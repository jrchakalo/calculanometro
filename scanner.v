==> flow/design.v <==
module scanner(
input clk,
input [3:0] col,
output reg [3:0] line,
output reg pressed,
output wire [3:0] place
);
initial pressed = 0;
initial line <= 4'b1111;
reg [3:0] tecla = 0;
initial tecla = 0;
assign place = tecla;
reg[3:0] linha = 0;
reg[3:0] coluna = 0;
reg [18:0] clk_counter = 0;
parameter milisec = 520000;
parameter miliDebounce = 2125000;
reg[3:0] lineState = 4'b1111;
parameter L0 = 4'b1111;
parameter L1 = 4'b0111;
parameter L2 = 4'b1011;
parameter L3 = 4'b1101;
parameter L4 = 4'b1110;
parameter L5 = 4'd10;
reg[1:0] colState = 0;
always@(posedge clk)begin
	if(col != 4'b0000) begin
			case(lineState)
				L0 : begin
						line <= L0;
						lineState <= L1;
					end
				L1 : begin	
						clk_counter <= 0;
						line <= L1; 
						if(clk_counter == milisec)
							lineState <= L2;
						else begin
						if(line == L1) begin
							if(col == L1) begin		
								linha <= 4'd1;
								coluna <= 4'd1;
								tecla <= 4'd1;									
							end
							else if(col == L2) begin
								linha <= 4'd1;
								coluna <= 4'd2;
								tecla <= 4'd2; 									
							end
							else if(col == L3) begin								
								linha <= 4'd1;
								coluna <= 4'd3;
								tecla <= 4'd3;						
							end
							else if(col == L4) begin								
								linha <= 4'd1;
								coluna <= 4'd4;
								tecla <= 4'd10;
							end
						end
							clk_counter <= clk_counter + 1;
						end
					end
				L2: begin
						clk_counter <= 0;
						line <= L2;
						if(clk_counter == milisec) begin
							lineState <= L3;
							end
						else begin
							if(line == L2) begin
								if(col == L1) begin
									linha <= 4'd2;
									coluna <= 4'd1;
									tecla <= 4'd4; end
								else if(col == L2) begin
									linha <= 4'd2;
									coluna <= 4'd2;
									tecla <= 4'd5; end
								else if(col == L3) begin
									linha <= 4'd2;
									coluna <= 4'd3;
									tecla <= 4'd6; end
								else if(col == L4) begin
									linha <= 4'd2;
									coluna <= 4'd4;
									tecla <= 4'd11; end									
							end
							clk_counter <= clk_counter + 1;
						end						
				end
				L3: begin
						clk_counter <= 0;
						line <= L3;
						if(clk_counter == milisec) begin
							lineState <= L4;
							end
						else begin
							if(line == L3) begin
								if(col == L1) begin
									linha <= 4'd3;
									coluna <= 4'd1;
									tecla <= 4'd7; end
								else if(col == L2) begin
									linha <= 4'd3;
									coluna <= 4'd2;
									tecla <= 4'd8; end
								else if(col == L3) begin
									linha <= 4'd3;
									coluna <= 4'd3;
									tecla <= 4'd9; end
								else if(col == L4) begin
									linha <= 4'd3;
									coluna <= 4'd4;
									tecla <= 4'd12; end									
							end
							clk_counter <= clk_counter + 1;
						end						
				end
				L4: begin
						clk_counter <= 0;
						line <= L4;
						if(clk_counter == milisec) begin
							lineState <= L5;
							end
						else begin
							if(line == L4) begin
								if(col == L1) begin
									linha <= 4'd4;
									coluna <= 4'd1;
									tecla <= 4'd14; end
								else if(col == L2) begin
									linha <= 4'd4;
									coluna <= 4'd2;
									tecla <= 4'd0; end
								else if(col == L3) begin
									linha <= 4'd4;
									coluna <= 4'd3;
									tecla <= 4'd15; end
								else if(col == L4) begin
									linha <= 4'd4;
									coluna <= 4'd4;
									tecla <= 4'd13; end									
							end
							clk_counter <= clk_counter + 1;
						end						
				end
				L5: begin
					clk_counter <= 0;
					if(clk_counter == milisec) 
						lineState <= L0;
					else
						clk_counter <= clk_counter + 1;
				end
			endcase
		end
end
reg [31:0] debounce = 0;
always@(posedge clk) begin
	if(col == 4'b1110) begin
			debounce <= 0;
			if(debounce < miliDebounce)
				debounce <= debounce + 1;
			else
				pressed <= 1;				
		end
	else if(col == 4'b1101) begin
			debounce <= 0;
			if(debounce < miliDebounce)
				debounce <= debounce + 1;
			else
				pressed <= 1;		
	end
	else if(col == 4'b1011) begin
			debounce <= 0;
			if(debounce < miliDebounce)
				debounce <= debounce + 1;
			else
				pressed <= 1;	
		end	
	else if(col == 4'b0111) begin
			debounce <= 0;
			if(debounce < miliDebounce)
				debounce <= debounce + 1;
			else
				pressed <= 1;		
	end
	else if(col == 4'b1110) begin
			debounce <= 0;
			if(debounce < miliDebounce)
				debounce <= debounce + 1;
			else
				pressed <= 1;		
	end
	else begin
		debounce <= 0;
			if(debounce < miliDebounce)
				debounce <= debounce + 1;
			else
				pressed <= 0;
	end
end
endmodule
# [Step by step through the tools: scanner]
# Tool output for the design above, in the order of the flow.
# Line numbers count from 1 in the design file above.
# Operators: Yosys type, input widths -> output width; for muxes data width and select width s.
# Cell names lack the library's common part.
# Not given: n/a
[inputs] top_module="scanner" clk_port="clk" library="sky130hd" pvt_corner="tt_025C_1v80"

# [Elaborated design]
# Yosys after proc, flatten, opt, wreduce and memory -nomap, before mapping. Memory bits, and registers merged into a memory's read port (data or address), are not among the register bits. Print and check cells are not counted.
[op_classes] addsub=2 cmp=1 equal=33 mux=40 reduce_logical=10
[op_table] operator="$mux 4" count=29
[op_table] operator="$eq 4x4->1 const B" count=11
[op_table] operator="$mux 19" count=2
[op_table] operator="$add 32x1->32 const B" count=1
[op_table] operator="$lt 32x22->1 const B" count=1
[op_table] operator="$ne 2x2->1 const B" count=13
[op_table] operator="$ne 5x5->1 const B" count=5
[op_table] operator="$pmux 4 s6" count=1
[op_table] operator="$pmux 4 s5" count=1
[op_table] operator="$add 19x1->19 const B" count=1
[op_table] operator="$eq 19x19->1 const B" count=1
[op_table] operator="$pmux 4 s4" count=1
[op_table] operator="$reduce_and 14->1" count=1
[op_table] operator="$eq 4x3->1 const B" count=3
[op_table] operator="$reduce_bool 5->1" count=2
[op_table] operator="$reduce_bool 4->1" count=2
[op_table] operator="$reduce_and 7->1" count=1
[op_table] operator="$reduce_bool 6->1" count=1
[op_table] operator="$mux 1" count=6
[op_table] operator="$reduce_or 5->1" count=1
[op_table] operator="$reduce_and 2->1" count=2
[word_totals] regBits=64 wordCells=92

# [Logic depth]
# Longest topological path by Yosys (ltp), each cell counted once; first at word level (registers and memories cut), then after technology mapping (sequential cells cut; the memories' decode and read muxes count).
[depth] ltp_word=8 ABC_AREA=0 ltp_mapped=8

# [Mapped cells and area]
# Source: synth_stat.txt of the flow (Yosys; design flattened, memories mapped). It holds for the ABC_AREA given above (unset counts as 0); a run with the other value may have another netlist.
[synth_totals] mapped_cells=310 mapped_area_mm2=0.003163 ff_cells=64
[by_type] cell_type="edfxtp_1" count=32 type_area_um2=960.922
[by_type] cell_type="dfxtp_1" count=32 type_area_um2=640.614
[by_type] cell_type="xor2_1" count=23 type_area_um2=201.443
[by_type] cell_type="xnor2_1" count=16 type_area_um2=140.134
[by_type] cell_type="nor2_2" count=19 type_area_um2=118.864
[by_type] cell_type="nand3_1" count=22 type_area_um2=110.106
[by_type] cell_type="nand2_1" count=29 type_area_um2=108.854
[by_type] cell_type="nor2_1" count=28 type_area_um2=105.101
[by_type] cell_type="and3_1" count=9 type_area_um2=56.304
[by_type] cell_type="inv_1" count=14 type_area_um2=52.55
[by_type] cell_type="nor4_1" count=8 type_area_um2=50.048
[by_type] cell_type="nand4_1" count=7 type_area_um2=43.792
[by_type] cell_type="ha_1" count=3 type_area_um2=37.536
[by_type] cell_type="nand4b_1" count=4 type_area_um2=35.034
[by_type] cell_type="a21oi_1" count=6 type_area_um2=30.029
[by_type] cell_type="o311ai_4" count=1 type_area_um2=26.275
[by_type] cell_type="buf_2" count=5 type_area_um2=25.024
[by_type] cell_type="nor3_1" count=5 type_area_um2=25.024
# Not listed: further types 32, cells in them 47.

# [Timing after synthesis]
# OpenSTA on the mapped netlist: ideal clock, no wires. The path of least setup slack (recovery checks aside). Input and output delay are each 20% of the period. Register names are those of the netlist, which keeps one name where synthesis merged equal registers.
[synth_path] kind="input port to flip-flop" start="input port col[1]" end="register clk_counter[0]" tclk_ns=3.57 input_delay_ns=0.714 launch_ns=0.714 arrival_ns=2.638 path_slack_ns=0.507 delay_ns=2.349 stages=3 path_buffers=1 period_less_setup_slack_ns=3.063
# "delay_ns" = arrival - input delay + setup time.
# "stages": output pins that drive a net of the path, with the launching flip-flop's if there is one; two outputs of one cell count as two.
# "period_less_setup_slack_ns" is the clock period less the worst setup slack; recovery checks do not enter. This is arithmetic on one report: input and output delays are still those of the set period (20% each).
# Between the ends stands the longest chain of elaborated cells between them, by number of cells; it is not shown to be the way that was timed. Of several equally long chains one is given.
# A line is the first line of the expression or statement that the cell stems from. Yosys adds cells for indexed reads and writes and turns some case tables into memories.
# At most two assigning lines are given for a register; there are more.
[synth_via] path_cell_list="clkbuf_1 -> nor4_1 -> a211oi_1" elab_chain_len=2 cells_between=2 lines_between=1 classes_between="reduce/logical (2)"
[synth_rtl] item="start, declared" line_no=3 rtl="input [3:0] col,"
[synth_rtl] item="$reduce_bool 4->1" line_no=27 rtl="if(col != 4'b0000) begin"
[synth_rtl] item="$reduce_and 2->1"
[synth_rtl] item="end, assigned" line_no=61 rtl="clk_counter <= clk_counter + 1;"
[synth_rtl] item="end, assigned" line_no=89 rtl="clk_counter <= clk_counter + 1;"
[synth_rtl] item="end, declared" line_no=15 rtl="reg [18:0] clk_counter = 0;"

# [Worst path after layout]
# From the final timing report of run 1: the path of least setup slack in the routed layout; clock arrival at registers is part of the times.
[layout_path] kind="input port to flip-flop" start="input port col[1]" end="register tecla[1]" tclk_ns=5.41 input_delay_ns=1.08 launch_ns=1.08 arrival_ns=2.60 path_slack_ns=2.76 stages=5 path_buffers=1
# Between the ends stands the longest chain of elaborated cells between them, by number of cells; it is not shown to be the way that was timed. Of several equally long chains one is given.
# At most two assigning lines are given for a register; there are more.
# The path ends at the enable pin of a flip-flop; only ways to that pin are counted.
[layout_via] path_cell_list="clkbuf_1 -> nand3_1 -> o211a_1 -> nand2b_1 -> nor4_1" elab_chain_len=3 cells_between=10 classes_between="eq/ne (8); reduce/logical (2)"
[layout_rtl] item="start, declared" line_no=3 rtl="input [3:0] col,"
[layout_rtl] item="$eq 4x4->1" line_no=50 rtl="else if(col == L3) begin"
[layout_rtl] item="$ne 5x5->1"
[layout_rtl] item="$reduce_and 14->1"
[layout_rtl] item="end, assigned" line_no=48 rtl="tecla <= 4'd2;"
[layout_rtl] item="end, assigned" line_no=53 rtl="tecla <= 4'd3;"
[layout_rtl] item="end, declared" line_no=10 rtl="reg [3:0] tecla = 0;"

# Flow measurements of scanner on sky130hd: 2 stored runs with different settings, listed in no order. Input and output delays are each 20% of the period that was set; the output load is 0.01 pF.
# By "achievedPeriod_ns" is meant the clock period of the run minus its worst setup slack. This is arithmetic on one report: input and output delays are still those of the set period (20% each).
# "worst_path_ns" means the part of the period allowed to the worst setup path (the constraints hold back 20% at inputs and 20% at outputs) less its slack; where the path has registers, the arrival times of their clocks count too.
# By "fin_power_uw" is meant OpenSTA's value without simulated activity: inputs other than the clock are taken to toggle once in ten clock periods, and the tool carries that through the logic.
run="run 1" settings period_ns=5.41 CORE_UTILIZATION=27 PLACE_DENSITY=0.64 CORE_MARGIN=3 ABC_AREA=0 GPL_TIMING_DRIVEN=0 CTS_CLUSTER_DIAMETER=381 CAP_MARGIN=0 SLEW_MARGIN=20
run="run 1" results worstSetupSlack_ns=2.760 cell_area_final_mm2=0.0038299 fin_tns_ns=0.000 final_die_area_mm2=0.0130496 achievedPeriod_ns=2.650 fin_power_uw=1167 worst_hold_slack_ns=0.455 synth_area_mm2=0.003163 worst_path_ns=1.57 critical_path_kind="input port to flip-flop" util_pct=34.4
run="run 2" settings period_ns=5.3 CORE_UTILIZATION=35 SETUP_SLACK_MARGIN=-0.24 PLACE_DENSITY_LB_ADDON=0.27 CORE_MARGIN=6 CTS_CLUSTER_DIAMETER=40 SLEW_MARGIN=20 CAP_MARGIN=20
run="run 2" results worstSetupSlack_ns=2.282 cell_area_final_mm2=0.003611 fin_tns_ns=0.000 final_die_area_mm2=0.0114629 achievedPeriod_ns=3.018 fin_power_uw=938 worst_hold_slack_ns=0.455 synth_area_mm2=0.003163 worst_path_ns=1.96 critical_path_kind="input port to flip-flop" util_pct=41.4
